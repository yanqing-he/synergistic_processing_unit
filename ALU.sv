==> flow/design.v <==
module ALU(clk_fake, opCode, inA, inB, dataOut, zeroOut);
  parameter dataWidth = 128;
  localparam wordWidth = dataWidth / 4, hwordWidth = wordWidth / 2, dwordWidth = wordWidth * 2;
  input clk_fake;
  input [5: 0] opCode;
  input [dataWidth - 1: 0] inA, inB;
  output logic [dataWidth - 1: 0] dataOut;
  output logic[3:0] zeroOut;
  logic [1: 0] counter;
  logic [dataWidth - 1: 0] dataOutReg1, dataOutReg2;
  always_ff @(negedge clk_fake)
  begin
    if(opCode == 6'd0)  
      begin
        dataOut[hwordWidth - 1: 0] <=
                inB[hwordWidth- 1: 0];
        dataOut[hwordWidth * 2 - 1: hwordWidth] <= 0;
        dataOut[hwordWidth * 3 - 1: hwordWidth *  2] <=
                inB[hwordWidth- 1: 0];
        dataOut[hwordWidth * 4 - 1: hwordWidth *  3] <= 0;
        dataOut[hwordWidth * 5 - 1: hwordWidth *  4] <=
                inB[hwordWidth- 1: 0];
        dataOut[hwordWidth * 6 - 1: hwordWidth *  5] <= 0;
        dataOut[hwordWidth * 7 - 1: hwordWidth *  6] <=
                inB[hwordWidth- 1: 0];
        dataOut[hwordWidth * 8 - 1: hwordWidth *  7] <= 0;
      end
    else if(opCode == 6'd2)  
      begin
        dataOut[wordWidth - 1: 0] <=
                inB[wordWidth- 1: 0];
        dataOut[wordWidth * 2 - 1: wordWidth] <=
                inB[wordWidth- 1: 0];
        dataOut[wordWidth * 3 - 1: wordWidth * 2] <=
                inB[wordWidth- 1: 0];
        dataOut[wordWidth * 4 - 1: wordWidth * 3] <=
                inB[wordWidth- 1: 0];
      end
    else if(opCode == 6'd4)  
      begin
        dataOut[hwordWidth - 1: 0] <= 
                inB[hwordWidth- 1: 0] + inA[hwordWidth - 1: 0];
        dataOut[hwordWidth * 2 - 1: hwordWidth] <= 
                inB[hwordWidth * 2 - 1: hwordWidth] + inA[hwordWidth * 2 - 1: hwordWidth];
        dataOut[hwordWidth * 3 - 1: hwordWidth *  2] <= 
                inB[hwordWidth * 3 - 1: hwordWidth *  2] + inA[hwordWidth * 3 - 1: hwordWidth *  2];
        dataOut[hwordWidth * 4 - 1: hwordWidth *  3] <= 
                inB[hwordWidth * 4 - 1: hwordWidth *  3] + inA[hwordWidth * 4 - 1: hwordWidth *  3];
        dataOut[hwordWidth * 5 - 1: hwordWidth *  4] <= 
                inB[hwordWidth * 5 - 1: hwordWidth *  4] + inA[hwordWidth * 5 - 1: hwordWidth *  4];
        dataOut[hwordWidth * 6 - 1: hwordWidth *  5] <= 
                inB[hwordWidth * 6 - 1: hwordWidth *  5] + inA[hwordWidth * 6 - 1: hwordWidth *  5];
        dataOut[hwordWidth * 7 - 1: hwordWidth *  6] <= 
                inB[hwordWidth * 7 - 1: hwordWidth *  6] + inA[hwordWidth * 7 - 1: hwordWidth *  6];
        dataOut[hwordWidth * 8 - 1: hwordWidth *  7] <= 
                inB[hwordWidth * 8 - 1: hwordWidth *  7] + inA[hwordWidth * 8 - 1: hwordWidth *  7];
      end
    else if(opCode == 6'd6)  
      begin
        dataOut[hwordWidth - 1: 0] <= 
                inB[hwordWidth- 1: 0] + inA[hwordWidth - 1: 0];
        dataOut[hwordWidth * 2 - 1: hwordWidth] <= 
                inB[hwordWidth- 1: 0] + inA[hwordWidth * 2 - 1: hwordWidth];
        dataOut[hwordWidth * 3 - 1: hwordWidth *  2] <= 
                inB[hwordWidth- 1: 0] + inA[hwordWidth * 3 - 1: hwordWidth *  2];
        dataOut[hwordWidth * 4 - 1: hwordWidth *  3] <= 
                inB[hwordWidth- 1: 0] + inA[hwordWidth * 4 - 1: hwordWidth *  3];
        dataOut[hwordWidth * 5 - 1: hwordWidth *  4] <= 
                inB[hwordWidth- 1: 0] + inA[hwordWidth * 5 - 1: hwordWidth *  4];
        dataOut[hwordWidth * 6 - 1: hwordWidth *  5] <= 
                inB[hwordWidth- 1: 0] + inA[hwordWidth * 6 - 1: hwordWidth *  5];
        dataOut[hwordWidth * 7 - 1: hwordWidth *  6] <= 
                inB[hwordWidth- 1: 0] + inA[hwordWidth * 7 - 1: hwordWidth *  6];
        dataOut[hwordWidth * 8 - 1: hwordWidth *  7] <= 
                inB[hwordWidth- 1: 0] + inA[hwordWidth * 8 - 1: hwordWidth *  7];
      end
    else if(opCode == 6'd12)  
      begin
        dataOut[hwordWidth - 1: 0] <= 
                inB[hwordWidth- 1: 0] - inA[hwordWidth - 1: 0];
        dataOut[hwordWidth * 2 - 1: hwordWidth] <= 
                inB[hwordWidth * 2 - 1: hwordWidth] - inA[hwordWidth * 2 - 1: hwordWidth];
        dataOut[hwordWidth * 3 - 1: hwordWidth *  2] <= 
                inB[hwordWidth * 3 - 1: hwordWidth *  2] - inA[hwordWidth * 3 - 1: hwordWidth *  2];
        dataOut[hwordWidth * 4 - 1: hwordWidth *  3] <= 
                inB[hwordWidth * 4 - 1: hwordWidth *  3] - inA[hwordWidth * 4 - 1: hwordWidth *  3];
        dataOut[hwordWidth * 5 - 1: hwordWidth *  4] <= 
                inB[hwordWidth * 5 - 1: hwordWidth *  4] - inA[hwordWidth * 5 - 1: hwordWidth *  4];
        dataOut[hwordWidth * 6 - 1: hwordWidth *  5] <= 
                inB[hwordWidth * 6 - 1: hwordWidth *  5] - inA[hwordWidth * 6 - 1: hwordWidth *  5];
        dataOut[hwordWidth * 7 - 1: hwordWidth *  6] <= 
                inB[hwordWidth * 7 - 1: hwordWidth *  6] - inA[hwordWidth * 7 - 1: hwordWidth *  6];
        dataOut[hwordWidth * 8 - 1: hwordWidth *  7] <= 
                inB[hwordWidth * 8 - 1: hwordWidth *  7] - inA[hwordWidth * 8 - 1: hwordWidth *  7];
      end
    else if(opCode == 6'd20)  
      begin
        dataOutReg1[wordWidth - 1: 0] <= 
                inB[hwordWidth- 1: 0] * inA[hwordWidth - 1: 0];
        dataOutReg1[wordWidth * 2 - 1: wordWidth] <= 
                inB[hwordWidth * 3 - 1: hwordWidth *  2] * inA[hwordWidth * 3 - 1: hwordWidth *  2];
        dataOutReg1[wordWidth * 3 - 1: wordWidth *  2] <= 
                inB[hwordWidth * 5 - 1: hwordWidth *  4] * inA[hwordWidth * 5 - 1: hwordWidth *  4];
        dataOutReg1[wordWidth * 4 - 1: wordWidth *  3] <= 
                inB[hwordWidth * 7 - 1: hwordWidth *  6] * inA[hwordWidth * 7 - 1: hwordWidth *  6];
        dataOut <= dataOutReg1;
      end
    else if(opCode == 6'd28)  
      begin
        dataOut <= inA | inB;
      end
    else if(opCode == 6'd30)  
      begin
        dataOut <= inA & inB;
      end
    else if(opCode == 4'b0101)  
      begin
      end
    else if(opCode == 4'b0110)  
      begin
      end
    else if(opCode == 4'b0111)  
      begin
      end
    else if(opCode == 4'b1000)  
      begin
      end
    else  
      begin
        dataOut <= 'bz;
        zeroOut <= 4'bz;
      end
  end
endmodule
* Reports on ALU *
What the tools print for ALU, step after step.
Line numbers count from 1 in the design file above.
Operators: Yosys type, input widths -> output width; for muxes data width and select width s.
Library cell names are shortened.
Not given: n/a

design
  design top = ALU
  clock input = clk_fake
  library = sky130hd
  library corner = tt_025C_1v80

* Word-level counts *
Yosys after proc, flatten, opt, wreduce and memory -nomap, before mapping. Memory bits, and registers merged into a memory's read port (data or address), are not among the register bits. Print and check cells are not counted.

word-level totals
  register bits = 256
  bits in latches = 0
  RAM bits = 0
  bits in read-only memories = 0
  clocked read ports x word width = 0
  memories kept = 0
  output and inout port bits = 132
  cells after elaboration = 130

operators by class
  add/subtract/negate cells = 23
  $mul = 4
  div/mod/pow operators = 0
  $lt $le $gt $ge = 0
  eq/ne operators = 19
  shifts and indexed selects = 0
  muxes and demuxes = 64
  bitwise operators = 7
  reduce/logical cells = 4

operators with widths
  operator            count
  $mul 16x16->32      4
  $mux 16             64
  $add 16x16->16      15
  $and 128x128->128   1
  $or 128x128->128    1
  $sub 16x16->16      8
  $ne 9x9->1 const B  4
  $ne 8x8->1 const B  4
  $eq 6x3->1 const B  5
  $eq 6x5->1 const B  3
  $eq 6x4->1 const B  2
  $reduce_and 4->1    2
  $eq 6x2->1 const B  1
  $logic_not 6->1     1
  $reduce_and 6->1    1
  $not 1->1           5

* Longest topological paths *
Longest topological path by Yosys (ltp), each cell counted once; first at word level (registers and memories cut), then after technology mapping (sequential cells cut; the memories' decode and read muxes count).

depth
  depth after elaboration = 13
  ABC_AREA = 0
  gate-level depth with buffers = 25

* Netlist *
Source: synth_stat.txt of the flow (Yosys; design flattened, memories mapped). It holds for the ABC_AREA given above (unset counts as 0); a run with the other value may have another netlist.
The area totals of this step are shown rounded.

mapped netlist
  cell count = 7720
  synthesis area = 63400 um^2
  sequential area = 7050 um^2
  flip-flop cells = 256
  buffer cells = 351

cell types
  cell type  count  total area (um^2)
  fa_1       799    1.6E+04
  ha_1       897    1.12E+04
  edfxtp_1   192    5765.53
  inv_1      1285   4.82E+03
  nand2_1    820    3.08E+03
  nor2_1     816    3.06E+03
  xnor2_1    268    2.35E+03
  a21oi_1    468    2.34E+03
  o21ai_0    320    1.6E+03
  o211ai_1   173    1.3E+03
  dfxtp_1    64     1.28E+03
  a211oi_1   134    1.01E+03
  clkbuf_1   263    987.197
  xor2_1     100    875.84
  a21o_1     95     713.184
  nor3_1     104    520.499
  o21bai_1   58     435.418
  nand2b_1   54     337.824

Not listed: further types 76, cells in them 810.

Wiki page: ALU / flow data

ALU through Yosys and OpenROAD on sky130hd: 2 stored runs, unordered, with their settings and measured results. The constraints put input and output delay at 20% of the set period each and load the outputs with 0.01 pF.
Results are given in rounded form.
Among the settings, n/a means not set for that run.
Among the results, n/a means that no value is shown for the run.

setting or result                        run A   run B
period_ns                                16.4    22.0
CORE_UTILIZATION                         19      54
SETUP_SLACK_MARGIN                       2.58    3.42
CELL_PAD_IN_SITES_GLOBAL_PLACEMENT       0       0
TNS_END_PERCENT                          80      70
ABC_AREA                                 0       1
GPL_TIMING_DRIVEN                        1       1
GPL_ROUTABILITY_DRIVEN                   0       n/a
CTS_CLUSTER_SIZE                         56      73
MIN_ROUTING_LAYER                        met1    met2
MAX_ROUTING_LAYER                        met5    met4
CAP_MARGIN                               20      20
CORE_MARGIN                              2       10
SLEW_MARGIN                              20      20
PLACE_DENSITY                            n/a     0.67
netlist area reported by Yosys (um^2)    63400   n/a
die area (um^2)                          338000  n/a
standard-cell area after routing (um^2)  89100   n/a
utilization after layout (%)             26.8    n/a
lowest setup slack (ns)                  -0.271  n/a
summed negative setup slack (ns)         -2.28   n/a

Run B: did not finish, routing stopped with GRT-0116
